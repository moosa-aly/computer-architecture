==> flow/design.v <==
module baud_rate #(
    parameter CLOCK_FREQUENCY = 50_000_000,
    parameter BAUD_RATE = 9600
)(
    input  logic clock,
    input  logic reset_n,
    output logic tick_1x,
    output logic tick_16x
);
localparam integer DIVISOR_16X = CLOCK_FREQUENCY / (BAUD_RATE * 16);
localparam integer COUNTER_WIDTH_16X = $clog2(DIVISOR_16X);
logic [COUNTER_WIDTH_16X-1:0] counter_16x;
logic [3:0] counter_1x;
always_ff @(posedge clock or negedge reset_n) begin
    if (!reset_n) begin
        counter_16x <= '0;
        tick_16x    <= 1'b0;
    end
    else begin
        if (counter_16x == DIVISOR_16X - 1) begin
            counter_16x <= '0;
            tick_16x    <= 1'b1;
        end
        else begin
            counter_16x <= counter_16x + 1'b1;
            tick_16x    <= 1'b0;
        end
    end
end
always_ff @(posedge clock or negedge reset_n) begin
    if (!reset_n) begin
        counter_1x <= '0;
        tick_1x    <= 1'b0;
    end
    else begin
        if (tick_16x) begin
            counter_1x <= counter_1x + 1'b1;
            if (counter_1x == 4'd15) begin
                tick_1x <= 1'b1;
            end else begin
                tick_1x <= 1'b0;
            end
        end
        else begin
            tick_1x <= 1'b0;
        end
    end
end
endmodule
module uart_rx #(
    parameter DATA_BITS = 8,
    parameter PARITY    = 0,
    parameter STOP_BITS = 1
)(
    input  logic                 clock,
    input  logic                 reset_n,
    input  logic                 tick_16x,
    input  logic                 rx_in,
    output logic [DATA_BITS-1:0] rx_data,
    output logic                 rx_done,
    output logic                 frame_error,
    output logic                 parity_error
);
typedef enum logic [2:0] {
    RX_IDLE   = 3'b000,
    RX_START  = 3'b001,
    RX_DATA   = 3'b010,
    RX_PARITY = 3'b011,
    RX_STOP   = 3'b100
} rx_state_t;
rx_state_t state;
logic [DATA_BITS-1:0] rx_shift_reg;
logic [3:0]           tick_counter;
logic [3:0]           bit_counter;
logic                 parity_calculation;
logic                 stop_counter;
logic sync_stage1, sync_stage2;
logic rx_synced;
always_ff @(posedge clock or negedge reset_n) begin
    if (!reset_n) begin
        sync_stage1 <= 1'b1;
        sync_stage2 <= 1'b1;
    end
    else begin
        sync_stage1 <= rx_in;
        sync_stage2 <= sync_stage1;
    end
end
assign rx_synced = sync_stage2;
always_comb begin
    case (PARITY)
        1: parity_calculation = ^rx_shift_reg;
        2: parity_calculation = ~(^rx_shift_reg);
        default: parity_calculation = 1'b0;
    endcase
end
always_ff @(posedge clock or negedge reset_n) begin
    if (!reset_n) begin
        state        <= RX_IDLE;
        rx_shift_reg <= '0;
        tick_counter <= '0;
        bit_counter  <= '0;
        stop_counter <= 1'b0;
        rx_data      <= '0;
        rx_done      <= 1'b0;
        frame_error  <= 1'b0;
        parity_error <= 1'b0;
    end
    else begin
        rx_done      <= 1'b0;
        frame_error  <= 1'b0;
        parity_error <= 1'b0;
        case (state)
            RX_IDLE: begin
                tick_counter <= '0;
                bit_counter  <= '0;
                if (rx_synced == 1'b0) begin
                    state <= RX_START;
                end
            end
            RX_START: begin
                if (tick_16x) begin
                    if (tick_counter == 4'd7) begin
                        tick_counter <= '0;
                        if (rx_synced == 1'b0)
                            state <= RX_DATA;
                        else
                            state <= RX_IDLE;
                    end
                    else begin
                        tick_counter <= tick_counter + 1'b1;
                    end
                end
            end
            RX_DATA: begin
                if (tick_16x) begin
                    if (tick_counter == 4'd15) begin
                        tick_counter <= '0;
                        rx_shift_reg <= {rx_synced, rx_shift_reg[DATA_BITS-1:1]};
                        bit_counter  <= bit_counter + 1'b1;
                        if (bit_counter == DATA_BITS - 1) begin
                            if (PARITY != 0)
                                state <= RX_PARITY;
                            else begin
                                stop_counter <= 1'b0;
                                state        <= RX_STOP;
                            end
                        end
                    end
                    else begin
                        tick_counter <= tick_counter + 1'b1;
                    end
                end
            end
            RX_PARITY: begin
                if (tick_16x) begin
                    if (tick_counter == 4'd15) begin
                        tick_counter <= '0;
                        stop_counter <= 1'b0;
                        if (rx_synced != parity_calculation)
                            parity_error <= 1'b1;
                        state <= RX_STOP;
                    end
                    else begin
                        tick_counter <= tick_counter + 1'b1;
                    end
                end
            end
            RX_STOP: begin
                if (tick_16x) begin
                    if (tick_counter == 4'd15) begin
                        tick_counter <= '0;
                        if (rx_synced != 1'b1)
                            frame_error <= 1'b1;
                        if (STOP_BITS == 2 && stop_counter == 1'b0) begin
                            stop_counter <= 1'b1;
                        end
                        else begin
                            rx_data <= rx_shift_reg;
                            rx_done <= 1'b1;
                            state   <= RX_IDLE;
                        end
                    end
                    else begin
                        tick_counter <= tick_counter + 1'b1;
                    end
                end
            end
            default: state <= RX_IDLE;
        endcase
    end
end
endmodule
module uart_top #(
    parameter CLOCK_FREQUENCY = 50_000_000,
    parameter BAUD_RATE       = 9600,
    parameter DATA_BITS       = 8,
    parameter PARITY          = 0,
    parameter STOP_BITS       = 1
)(
    input  logic                 clock,
    input  logic                 reset_n,
    input  logic                 rx_in,
    output logic                 tx_out,
    input  logic [DATA_BITS-1:0] tx_data,
    input  logic                 tx_start,
    output logic                 tx_busy,
    output logic                 tx_done,
    output logic [DATA_BITS-1:0] rx_data,
    output logic                 rx_done,
    output logic                 frame_error,
    output logic                 parity_error
);
logic tick_1x;
logic tick_16x;
baud_rate #(
    .CLOCK_FREQUENCY(CLOCK_FREQUENCY),
    .BAUD_RATE(BAUD_RATE)
) baud_rate_inst (
    .clock(clock),
    .reset_n(reset_n),
    .tick_1x(tick_1x),
    .tick_16x(tick_16x)
);
uart_tx #(
    .DATA_BITS(DATA_BITS),
    .PARITY(PARITY),
    .STOP_BITS(STOP_BITS)
) uart_tx_inst (
    .clock(clock),
    .reset_n(reset_n),
    .tick_1x(tick_1x),
    .tx_data(tx_data),
    .tx_start(tx_start),
    .tx_out(tx_out),
    .tx_busy(tx_busy),
    .tx_done(tx_done)
);
uart_rx #(
    .DATA_BITS(DATA_BITS),
    .PARITY(PARITY),
    .STOP_BITS(STOP_BITS)
) uart_rx_inst (
    .clock(clock),
    .reset_n(reset_n),
    .tick_16x(tick_16x),
    .rx_in(rx_in),
    .rx_data(rx_data),
    .rx_done(rx_done),
    .frame_error(frame_error),
    .parity_error(parity_error)
);
endmodule
module uart_tx #(
    parameter DATA_BITS = 8,
    parameter PARITY    = 0,
    parameter STOP_BITS = 1
)(
    input  logic                 clock,
    input  logic                 reset_n,
    input  logic                 tick_1x,
    input  logic [DATA_BITS-1:0] tx_data,
    input  logic                 tx_start,
    output logic                 tx_out,
    output logic                 tx_busy,
    output logic                 tx_done
);
typedef enum logic [2:0] {
    TX_IDLE   = 3'b000,
    TX_START  = 3'b001,
    TX_DATA   = 3'b010,
    TX_PARITY = 3'b011,
    TX_STOP   = 3'b100
} tx_state_t;
tx_state_t state;
logic [DATA_BITS-1:0] tx_shift_register;
logic [3:0]           bit_counter;
logic                 parity_bit;
logic                 stop_counter;
always_comb begin
    case (PARITY)
        1: parity_bit = ^tx_shift_register;
        2: parity_bit = ~(^tx_shift_register);
        default: parity_bit = 1'b0;
    endcase
end
always_ff @(posedge clock or negedge reset_n) begin
    if (!reset_n) begin
        state             <= TX_IDLE;
        tx_shift_register <= '0;
        bit_counter       <= '0;
        stop_counter      <= 1'b0;
        tx_out            <= 1'b1;
        tx_busy           <= 1'b0;
        tx_done           <= 1'b0;
    end
    else begin
        tx_done <= 1'b0;
        case (state)
            TX_IDLE: begin
                tx_out  <= 1'b1;
                tx_busy <= 1'b0;
                if (tx_start) begin
                    tx_shift_register <= tx_data;
                    tx_busy           <= 1'b1;
                    state             <= TX_START;
                end
            end
            TX_START: begin
                tx_out <= 1'b0;
                if (tick_1x) begin
                    bit_counter <= '0;
                    state       <= TX_DATA;
                end
            end
            TX_DATA: begin
                tx_out <= tx_shift_register[0];
                if (tick_1x) begin
                    tx_shift_register <= tx_shift_register >> 1;
                    bit_counter       <= bit_counter + 1'b1;
                    if (bit_counter == DATA_BITS - 1) begin
                        if (PARITY != 0)
                            state <= TX_PARITY;
                        else begin
                            stop_counter <= 1'b0;
                            state        <= TX_STOP;
                        end
                    end
                end
            end
            TX_PARITY: begin
                tx_out <= parity_bit;
                if (tick_1x) begin
                    stop_counter <= 1'b0;
                    state        <= TX_STOP;
                end
            end
            TX_STOP: begin
                tx_out <= 1'b1;
                if (tick_1x) begin
                    if (STOP_BITS == 2 && stop_counter == 1'b0) begin
                        stop_counter <= 1'b1;
                    end
                    else begin
                        tx_done <= 1'b1;
                        tx_busy <= 1'b0;
                        state   <= TX_IDLE;
                    end
                end
            end
            default: state <= TX_IDLE;
        endcase
    end
end
endmodule
From RTL to reports: uart_top
The steps from the RTL of uart_top to its reports follow in flow order.
Lines are those of the file above, counted from 1.
Cell names lack the library's common part.
Not given: n/a
- top: uart_top
- clock: clock
- standard-cell library: sky130hd
- timing corner: tt_025C_1v80

Elaborated design
Yosys after proc, flatten, opt, wreduce and memory -nomap, before mapping. Memory bits, and registers merged into a memory's read port (data or address), are not among the register bits. Print and check cells are not counted.
- register bits: 65
- input port bits at 12
- output and inout port bits at 14
- cells after elaboration: 130
- noted $add $sub $neg: 5
- noted equal/unequal tests: 31
- multiplexer cells: 54
- noted reductions and logical operators: 20
- operators with widths (operator ; count):
    3-bit two-way mux ; 16
    4-bit two-way mux ; 8
    3-bit parallel mux with 5-bit select ; 2
    2-bit != test (second input constant) ; 10
    3-bit AND reduction ; 6
    1-bit two-way mux ; 18
    4-bit by 1-bit adder with 4-bit output (second input constant) ; 4
    8-bit parallel mux with 2-bit select ; 1
    4-bit parallel mux with 2-bit select ; 2
    8-bit two-way mux ; 2
    2-bit by 1-bit != test with 1-bit output (second input constant) ; 7
    3-bit by 2-bit equality test with 1-bit output (second input constant) ; 4
    4-bit by 3-bit equality test with 1-bit output (second input constant) ; 3
    4-bit parallel mux with 3-bit select ; 1
    10-bit AND reduction ; 1
    9-bit by 1-bit adder with 9-bit output (second input constant) ; 1
    9-bit equality test (second input constant) ; 1
    9-bit two-way mux ; 1
    2-bit nonzero test ; 4
    4-bit equality test (second input constant) ; 2
    3-bit by 1-bit equality test with 1-bit output (second input constant) ; 2
    3-bit equality test (second input constant) ; 2
    3-bit logical NOT ; 2
    6-bit AND reduction ; 1
    5-bit nonzero test ; 1
    2-bit OR reduction ; 2
    3-bit nonzero test ; 1
    3-bit OR reduction ; 1
Not listed: further kinds 4, cells in them 4.

Depth
Longest topological path by Yosys (ltp), each cell counted once; first at word level (registers and memories cut), then after technology mapping (sequential cells cut; the memories' decode and read muxes count).
- depth after elaboration: 5
- ABC_AREA at 0
- gate-level depth with buffers at 6
- noted gate-level depth less buffers: 5

Netlist
The flow's flattened synthesis, as Yosys stat reports it; memories are mapped. The netlist is that of the ABC_AREA named above (0 if unset); the other value can give another one.
- cell count: 247
- cell area after synthesis at 2906.5 µm²
- sequential area: 1657.8 µm²
- flip-flop cells: 66
- buffer cells: 11
- cell types (cell ; count ; total area (µm²)):
    dfrtp_1 ; 61 ; 1.53E+03
    mux2_2 ; 17 ; 191.434
    dfstp_2 ; 5 ; 131.376
    mux2i_1 ; 9 ; 90.086
    nand3_1 ; 17 ; 85.082
    ha_1 ; 6 ; 75.072
    o21ai_0 ; 15 ; 75.072
    nand2_1 ; 18 ; 67.565
    nor2_1 ; 16 ; 60.058
    inv_1 ; 12 ; 45.043
    xnor2_1 ; 5 ; 43.792
    xor2_1 ; 5 ; 43.792
    a21oi_1 ; 7 ; 35.034
    a22o_1 ; 4 ; 35.034
    buf_6 ; 3 ; 33.782
    buf_2 ; 6 ; 30.029
    nand3b_1 ; 3 ; 22.522
    o32ai_1 ; 2 ; 17.517
Not listed: further types 28, cells in them 36.
The figures by module come from a second, unflattened synthesis with its own total; it is not the netlist above.
- cells (unflattened synthesis) at 241
- noted area total of the unflattened synthesis: 3054.2 µm²
Rows give one instance, submodules left out.
- by module (module ; times used ; cells ; area (µm²) ; sequential area (µm²)):
    uart_rx ; 1 ; 110 ; 1432.6 ; 804.5
    uart_tx ; 1 ; 73 ; 932.1 ; 478.0
    baud_rate ; 1 ; 58 ; 689.4 ; 375.4
    uart_top ; 1 ; 0 ; 0.0 ; 0.0

Timing after synthesis
OpenSTA on the mapped netlist: ideal clock, no wires. The path of least setup slack (recovery checks aside). Input and output delay are each 20% of the period. Register names are those of the netlist, which keeps one name where synthesis merged equal registers.
- path type: register to register
- from: register uart_rx_inst.tick_counter[0]
- to: register uart_rx_inst.tick_counter[3]
- noted period: 1.47 ns
- noted library setup time: 0.101 ns
- noted launch time at the first pin: 0.000 ns
- data arrival time: 1.394 ns
- required time: 1.369 ns
- path slack at -0.025 ns
- path delay at 1.495 ns
- stages at 6
- noted path buffers: 0
- synthesis period reached at 1.495 ns
"path delay" is the arrival time less input delay plus setup time.
"stages" counts driving pins, that of a launching flip-flop among them; a cell with two outputs on the path counts twice.
"synthesis period reached" = period - worst setup slack (recovery checks aside). The figure is calculated, with input and output delays left at 20% of the set period.
The rows between start and end are the longest chain of elaborated cells between them; the timing report does not say that the signal goes this way. Where chains are equally long, one stands for them.
A line is the first line of the expression or statement that the cell stems from. Yosys adds cells for indexed reads and writes and turns some case tables into memories.
At most two assigning lines are given for a register; there are more.
- path through: dfrtp_1 ha_1 and4b_1 a211oi_2 nand2b_4 o311ai_2
- length of the longest elaborated chain at 4
- noted elaborated cells on any way between the ends: 8
- those cells by class: add/sub (1); eq/ne (2); mux (5)
- ends and longest elaborated chain, after synthesis (what ; line ; text):
    start, declared ; 73 ; logic [3:0]           tick_counter;
    start, assigned ; 131 ; tick_counter <= tick_counter + 1'b1;
    start, assigned ; 151 ; tick_counter <= tick_counter + 1'b1;
    4-bit by 1-bit adder with 4-bit output ; 185 ; tick_counter <= tick_counter + 1'b1;
    4-bit two-way mux ; 171 ; if (tick_counter == 4'd15) begin
    4-bit two-way mux ; 170 ; if (tick_16x) begin
    4-bit parallel mux with 3-bit select ; 113 ; case (state)
    end, assigned ; 131 ;
    end, assigned ; 151 ;
    end, declared ; 73 ;

Timing after layout
From the final timing report of flow run A: the path of least setup slack in the routed layout; clock arrival at registers is part of the times.
- path type: register to register
- from: register uart_rx_inst.tick_counter[1]
- to: register uart_rx_inst.tick_counter[3]
- noted period: 1.33 ns
- noted library setup time: 0.09 ns
- noted launch time at the first pin: 0.33 ns
- data arrival time: 1.63 ns
- required time: 1.57 ns
- path slack at -0.07 ns
- stages at 6
- noted path buffers: 0
The rows between start and end are the longest chain of elaborated cells between them; the timing report does not say that the signal goes this way. Where chains are equally long, one stands for them.
At most two assigning lines are given for a register; there are more.
- path through: dfrtp_1 ha_4 and4b_1 a211oi_4 nand2b_4 o311ai_2
- length of the longest elaborated chain at 4
- noted elaborated cells on any way between the ends: 8
- those cells by class: add/sub (1); eq/ne (2); mux (5)
- ends and longest elaborated chain, after layout (what ; line ; text):
    start, declared ; 73 ; logic [3:0]           tick_counter;
    start, assigned ; 131 ; tick_counter <= tick_counter + 1'b1;
    start, assigned ; 151 ; tick_counter <= tick_counter + 1'b1;
    4-bit by 1-bit adder with 4-bit output ; 185 ; tick_counter <= tick_counter + 1'b1;
    4-bit two-way mux ; 171 ; if (tick_counter == 4'd15) begin
    4-bit two-way mux ; 170 ; if (tick_16x) begin
    4-bit parallel mux with 3-bit select ; 113 ; case (state)
    end, assigned ; 131 ;
    end, assigned ; 151 ;
    end, declared ; 73 ;

Add stored flow runs of uart_top

Below are 2 stored runs of the flow (Yosys, OpenROAD; platform sky130hd) on uart_top, each with its settings and what was measured, unordered. Constraints: input delay and output delay 20% of the set period each, output load 0.01 pF.
By "reached clock period" is meant the clock period of the run minus its worst setup slack. This is arithmetic on one report: input and output delays are still those of the set period (20% each).
"worst path time" is the time allowed to the run's worst setup path (the clock period less input and output delay, where it has them) less its slack. Clock arrival times count: a late capture clock shortens it, a late launch clock lengthens it.
"power": no workload was simulated; the value follows from the tool's default switching activity.

Flow run A

==> flow/run.sh <==
#!/bin/bash
# the make line also repeats the synthesis and layout settings of config.mk as NAME=value (left out here)
make -C /OpenROAD-flow-scripts/flow DESIGN_CONFIG=/design/flow/config.mk WORK_HOME=/design/flow/orfs CLKGATE_MAP_FILE= finish
==> flow/config.mk <==
export PLATFORM = sky130hd
export DESIGN_NAME = uart_top
export DESIGN_NICKNAME = uart_top
export VERILOG_FILES = /design/flow/design.v
export SDC_FILE = /design/flow/constraint.sdc
export NUM_CORES = 4
export LEC_CHECK = 0
export ABC_AREA = 0
export CAP_MARGIN = 20
export CELL_PAD_IN_SITES_DETAIL_PLACEMENT = 0
export CELL_PAD_IN_SITES_GLOBAL_PLACEMENT = 1
export CORE_MARGIN = 6
export CORE_UTILIZATION = 40
export GPL_ROUTABILITY_DRIVEN = 0
export GPL_TIMING_DRIVEN = 1
export MAX_ROUTING_LAYER = met4
export PLACE_DENSITY_LB_ADDON = 0.13
export SETUP_SLACK_MARGIN = 0.21
export SLEW_MARGIN = 20
==> flow/constraint.sdc <==
create_clock -name core_clock -period 1.33 [get_ports {clock}]
set_input_delay 0.2660 -clock core_clock [delete_from_list [all_inputs] [get_ports {clock}]]
set_output_delay 0.2660 -clock core_clock [all_outputs]
set_load 0.01 [all_outputs]

Measured in flow run A:
- chip area in the Yosys report at 2906.5 µm²
- area of the die: 9455.6 µm²
- standard-cell area after routing: 4011.3 µm²
- post-route utilization at 0.581
- worst setup slack after layout at -0.065 ns
- noted the setup TNS: -0.911 ns
- power: 3.994 mW
- reached clock period: 1.395 ns
- worst path time at 1.40 ns
- class of the worst setup path: register to register

Flow run B

==> flow/run.sh <==
#!/bin/bash
# the make line also repeats the synthesis and layout settings of config.mk as NAME=value (left out here)
make -C /OpenROAD-flow-scripts/flow DESIGN_CONFIG=/design/flow/config.mk WORK_HOME=/design/flow/orfs CLKGATE_MAP_FILE= finish
==> flow/config.mk <==
export PLATFORM = sky130hd
export DESIGN_NAME = uart_top
export DESIGN_NICKNAME = uart_top
export VERILOG_FILES = /design/flow/design.v
export SDC_FILE = /design/flow/constraint.sdc
export NUM_CORES = 4
export LEC_CHECK = 0
export ABC_AREA = 0
export CAP_MARGIN = 20
export CORE_ASPECT_RATIO = 1.79
export CORE_MARGIN = 5
export CORE_UTILIZATION = 17
export GPL_TIMING_DRIVEN = 0
export MIN_ROUTING_LAYER = met2
export PLACE_DENSITY_LB_ADDON = 0.03
export SETUP_SLACK_MARGIN = -0.21
export SLEW_MARGIN = 20
==> flow/constraint.sdc <==
create_clock -name core_clock -period 2.21 [get_ports {clock}]
set_input_delay 0.4420 -clock core_clock [delete_from_list [all_inputs] [get_ports {clock}]]
set_output_delay 0.4420 -clock core_clock [all_outputs]
set_load 0.01 [all_outputs]

Measured in flow run B:
- chip area in the Yosys report at 2906.5 µm²
- area of the die: 19923.6 µm²
- standard-cell area after routing: 3804.9 µm²
- post-route utilization at 0.224
- worst setup slack after layout at 0.390 ns
- noted the setup TNS: 0.000 ns
- power: 3.032 mW
- reached clock period: 1.820 ns
- worst path time at 1.38 ns
- class of the worst setup path: register to output
